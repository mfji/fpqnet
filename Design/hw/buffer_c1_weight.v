==> flow/design.v <==
`timescale 1ns / 1ps
module buffer_c1_weight#(
	parameter				WD  = 8,
	parameter				NW  = 25,
	parameter				NUM = 6
)(
	input	wire			i_sclk,
	input	wire			i_rstn,
	input   wire[WD-1:0]    c1_weight_data,
        input   wire            c1_weight_en,
	output	wire[NUM-1:0]	o_w_en,
	output	wire[WD-1:0]	o_w1,
	output	wire[WD-1:0]	o_w2,
	output	wire[WD-1:0]	o_w3,
	output	wire[WD-1:0]	o_w4,
	output	wire[WD-1:0]	o_w5,
	output	wire[WD-1:0]	o_w6,
	output	wire[4:0]		o_w_addr
);
parameter	PARA_NUM = NW*NUM;
reg [NUM-1:0]		rd_en_s;
reg [4:0]			cnt_nw;
reg                 c1_weight_en_a;
reg                 c1_weight_en_b;
reg [WD-1:0]        c1_weight_data_a;
reg [WD-1:0]        c1_weight_data_b;
always@(posedge i_sclk)
begin
c1_weight_en_a <= c1_weight_en;
c1_weight_en_b <= c1_weight_en_a;
c1_weight_data_a <= c1_weight_data;
c1_weight_data_b <= c1_weight_data_a;
end
always@(posedge i_sclk)
	if(!i_rstn)				
	  rd_en_s <= 'd0;
	else 
	begin
	  if(c1_weight_en_a)	
	    begin
		  if(rd_en_s == 'd0)
		    rd_en_s <= 'd1;
		  else
		    begin
	          if(cnt_nw==NW-1)	
		        rd_en_s <= rd_en_s<<1;
		    end    
	    end
	   else
	     begin
	       if(cnt_nw==NW-1)
		     rd_en_s <= 'd0;
		   else
		     rd_en_s <= rd_en_s;
		 end
    end
always @(posedge i_sclk)
  if(!i_rstn)
    cnt_nw <= 'd0;
  else
  begin
	if(c1_weight_en_b)
	begin
		if(cnt_nw==NW-1)	cnt_nw <= 'd0;
		else				cnt_nw <= cnt_nw + 'd1;
	end
	else					
	  begin
	    if(cnt_nw==NW-1)
	      cnt_nw <= 'd0;
		else
		  cnt_nw <= cnt_nw;
	  end
  end  
assign o_w_en = rd_en_s;
assign o_w1 = rd_en_s[0] ? c1_weight_data_b:'d0;
assign o_w2 = rd_en_s[1] ? c1_weight_data_b:'d0;
assign o_w3 = rd_en_s[2] ? c1_weight_data_b:'d0;
assign o_w4 = rd_en_s[3] ? c1_weight_data_b:'d0;
assign o_w5 = rd_en_s[4] ? c1_weight_data_b:'d0;
assign o_w6 = rd_en_s[5] ? c1_weight_data_b:'d0;
assign o_w_addr = cnt_nw;
endmodule
# Step by step through the tools: buffer_c1_weight
# The steps from the RTL of buffer_c1_weight to its reports follow in flow order.
# Lines are those of the file above, counted from 1.
# Library cell names are shortened.
# Not given: -
# setup
top,buffer_c1_weight
clk_port,i_sclk
cell_library,sky130hd
pvt_corner,tt_025C_1v80

# After elaboration
# Source: Yosys, flattened and elaborated, memories not mapped. Widths are those after wreduce. Registers that Yosys merges into a memory's read port (data or address) are not register bits. Print and check cells do not count. Equal cells are merged and count once.
# word_totals
ff_bits,29
input_bits,11
out_inout_bits,59
elab_cells,26
# op_classes
add_sub_neg,1
n_eq,1
mux,13
n_reduce_logical,5
# op_table
operator,n
8-bit 2-to-1 mux,6
6-bit 2-to-1 mux,4
5-bit 2-to-1 mux,3
2-bit nonzero test,3
6-bit zero test,1
5-bit by 1-bit adder with 5-bit output with constant B,1
5-bit equality test with constant B,1
2-bit AND reduction,1

# Depth
# Longest topological path by Yosys (ltp), each cell counted once; first at word level (registers and memories cut), then after technology mapping (sequential cells cut; the memories' decode and read muxes count).
# depth
ltp_word,4
ABC_AREA,0
ltp_mapped,5
depth_no_buf,5

# After synthesis
# The flow's flattened synthesis, as Yosys stat reports it; memories are mapped. The netlist is that of the ABC_AREA named above (0 if unset); the other value can give another one.
# Totals and module areas in this step are rounded.
# by_type
cell_type,n,type_area_um2
dfxtp_1,29,580.557
and2_1,48,300.288
nand3_1,9,45.043
nand2_1,7,26.275
xor2_1,3,26.275
ha_1,2,25.024
a21boi_0,3,22.522
clkbuf_1,6,22.522
nor2_1,4,15.014
and4b_4,1,13.763
nand4_1,2,12.512
o21ai_0,2,10.01
nand4b_1,1,8.758
nor4b_1,1,8.758
xnor2_1,1,8.758
a21boi_1,1,7.507
inv_1,2,7.507
or3_1,1,6.256
# Other cell types: 2; their cells: 2.
# synth_totals
cells,125
area_um2,1160
seq_area_um2,581
flip_flops,29
n_buf,6

# Worst setup path after synthesis
# Source: OpenSTA report_checks on the synthesized netlist (no wires, ideal clock, input and output delay 20% of the period each), path of least setup slack; recovery checks are left aside. Register names are those of the netlist, which keeps one name where synthesis merged equal registers.
# synth_path
path_type,reg2reg
start,reg cnt_nw[0]
end,reg cnt_nw[1]
period_ns,1.66
setup_time_ns,0.070
t_first_pin_ns,0.000
arrival_ns,1.313
required_ns,1.590
slack_ns,0.277
delay_ns,1.383
driving_pins,6
n_path_buf,0
synth_period_reached_ns,1.383
# "delay_ns" is the arrival time less input delay plus setup time.
# "driving_pins": output pins that drive a net of the path, with the launching flip-flop's if there is one; two outputs of one cell count as two.
# "synth_period_reached_ns" = period - worst setup slack (recovery checks aside). The figure is calculated, with input and output delays left at 20% of the set period.
# Between the ends stands the longest chain of elaborated cells between them, by number of cells; it is not shown to be the way that was timed. Of several equally long chains one is given.
# Each line given opens the expression or statement behind the cell; cells for indexed reads and writes are added by Yosys, which also makes memories of some case tables.
# A register here has more assigning lines than the two given.
# synth_between
path_cell_list,dfxtp_1 inv_1 ha_1 and4b_4 or3_1 a21boi_1
elab_chain_len,3
cells_between,6
classes_between,add/sub (1); eq/ne (1); mux (3); reduce/logical (1)
# synth_rtl
element,line_no,rtl
from (decl),22,reg [4:0] cnt_nw;
from (assign),65,else cnt_nw <= cnt_nw + 'd1;
from (assign),72,cnt_nw <= cnt_nw;
5-bit by 1-bit adder with 5-bit output,65,
5-bit 2-to-1 mux,64,if(cnt_nw==NW-1) cnt_nw <= 'd0;
5-bit 2-to-1 mux,62,if(c1_weight_en_b)
to (assign),65,
to (assign),72,
to (decl),22,

# Path in the finished layout
# Path of least setup slack in the final report of record 1 (OpenROAD, finished layout, wires in). Where an end is a register, its clock arrival counts in the times.
# layout_path
path_type,reg2out
start,reg rd_en_s[1]
end,out o_w2[2]
period_ns,1.44
out_delay_ns,0.29
t_first_pin_ns,0.28
arrival_ns,1.12
required_ns,1.15
slack_ns,0.03
driving_pins,4
n_path_buf,2
# Between the ends stands the longest chain of elaborated cells between them, by number of cells; it is not shown to be the way that was timed. Of several equally long chains one is given.
# A register here has more assigning lines than the two given.
# layout_between
path_cell_list,dfxtp_2 buf_4 and2_1 clkdlybuf4s15_1
elab_chain_len,1
cells_between,1
cone_lines,1
classes_between,mux (1)
# layout_rtl
element,line_no,rtl
from (decl),21,reg [NUM-1:0] rd_en_s;
from (assign),46,rd_en_s <= rd_en_s<<1;
from (assign),54,rd_en_s <= rd_en_s;
8-bit 2-to-1 mux,77,assign o_w2 = rd_en_s[1] ? c1_weight_data_b:'d0;
to (decl),13,"output wire[WD-1:0] o_w2,"

FLOW RESULTS
============

Below are 2 stored runs of the flow (Yosys, OpenROAD; platform sky130hd) on buffer_c1_weight, each with its settings and what was measured, unordered. Constraints: input delay and output delay 20% of the set period each, output load 0.01 pF.
"timing.achieved_period_ns" is the run's clock period less its worst setup slack. It is reckoned from that one timing run; input and output delays stay at 20% of the period that was set.
"worst_path_ns" = time allowed to the worst setup path (clock period - input delay - output delay, where it has them) - its slack; a late launch clock adds to it, a late capture clock takes from it.
"total_power_uw" is the tool's figure for a default switching activity; nothing was simulated.
Values from the reports are rounded here.

Record 1, flow files:
==> flow/run.sh <==
#!/bin/bash
# the make line also repeats the synthesis and layout settings of config.mk as NAME=value (left out here)
make -C /OpenROAD-flow-scripts/flow DESIGN_CONFIG=/design/flow/config.mk WORK_HOME=/design/flow/orfs CLKGATE_MAP_FILE= finish
==> flow/config.mk <==
export PLATFORM = sky130hd
export DESIGN_NAME = buffer_c1_weight
export DESIGN_NICKNAME = buffer_c1_weight
export VERILOG_FILES = /design/flow/design.v
export SDC_FILE = /design/flow/constraint.sdc
export NUM_CORES = 4
export LEC_CHECK = 0
export CAP_MARGIN = 20
export CORE_MARGIN = 2
export CORE_UTILIZATION = 16
export SLEW_MARGIN = 20
==> flow/constraint.sdc <==
create_clock -name core_clock -period 1.44 [get_ports {i_sclk}]
set_input_delay 0.2880 -clock core_clock [delete_from_list [all_inputs] [get_ports {i_sclk}]]
set_output_delay 0.2880 -clock core_clock [all_outputs]
set_load 0.01 [all_outputs]

==> results of record 1, as CSV <==
result,value
yosys_chip_area_um2,1160
final_die_area_um2,7930
finalCellArea_um2,2090
setup_ws_ns,0.030
setup_tns_ns,0.000
total_power_uw,1900
timing.achieved_period_ns,1.410
worst_path_ns,1.12
worst_setup_path_type,"reg2out"

Record 2, flow files:
==> flow/run.sh <==
#!/bin/bash
# the make line also repeats the synthesis and layout settings of config.mk as NAME=value (left out here)
make -C /OpenROAD-flow-scripts/flow DESIGN_CONFIG=/design/flow/config.mk WORK_HOME=/design/flow/orfs CLKGATE_MAP_FILE= finish
==> flow/config.mk <==
export PLATFORM = sky130hd
export DESIGN_NAME = buffer_c1_weight
export DESIGN_NICKNAME = buffer_c1_weight
export VERILOG_FILES = /design/flow/design.v
export SDC_FILE = /design/flow/constraint.sdc
export NUM_CORES = 4
export LEC_CHECK = 0
export CAP_MARGIN = 20
export CELL_PAD_IN_SITES_DETAIL_PLACEMENT = 2
export CELL_PAD_IN_SITES_GLOBAL_PLACEMENT = 3
export CORE_ASPECT_RATIO = 0.66
export CORE_MARGIN = 7
export CORE_UTILIZATION = 43
export CTS_CLUSTER_DIAMETER = 387
export CTS_CLUSTER_SIZE = 78
export GPL_TIMING_DRIVEN = 1
export PLACE_DENSITY = 0.63
export SLEW_MARGIN = 20
export TNS_END_PERCENT = 95
==> flow/constraint.sdc <==
create_clock -name core_clock -period 1.55 [get_ports {i_sclk}]
set_input_delay 0.3100 -clock core_clock [delete_from_list [all_inputs] [get_ports {i_sclk}]]
set_output_delay 0.3100 -clock core_clock [all_outputs]
set_load 0.01 [all_outputs]

Record 2: unfinished; error GPL-0301 in placement
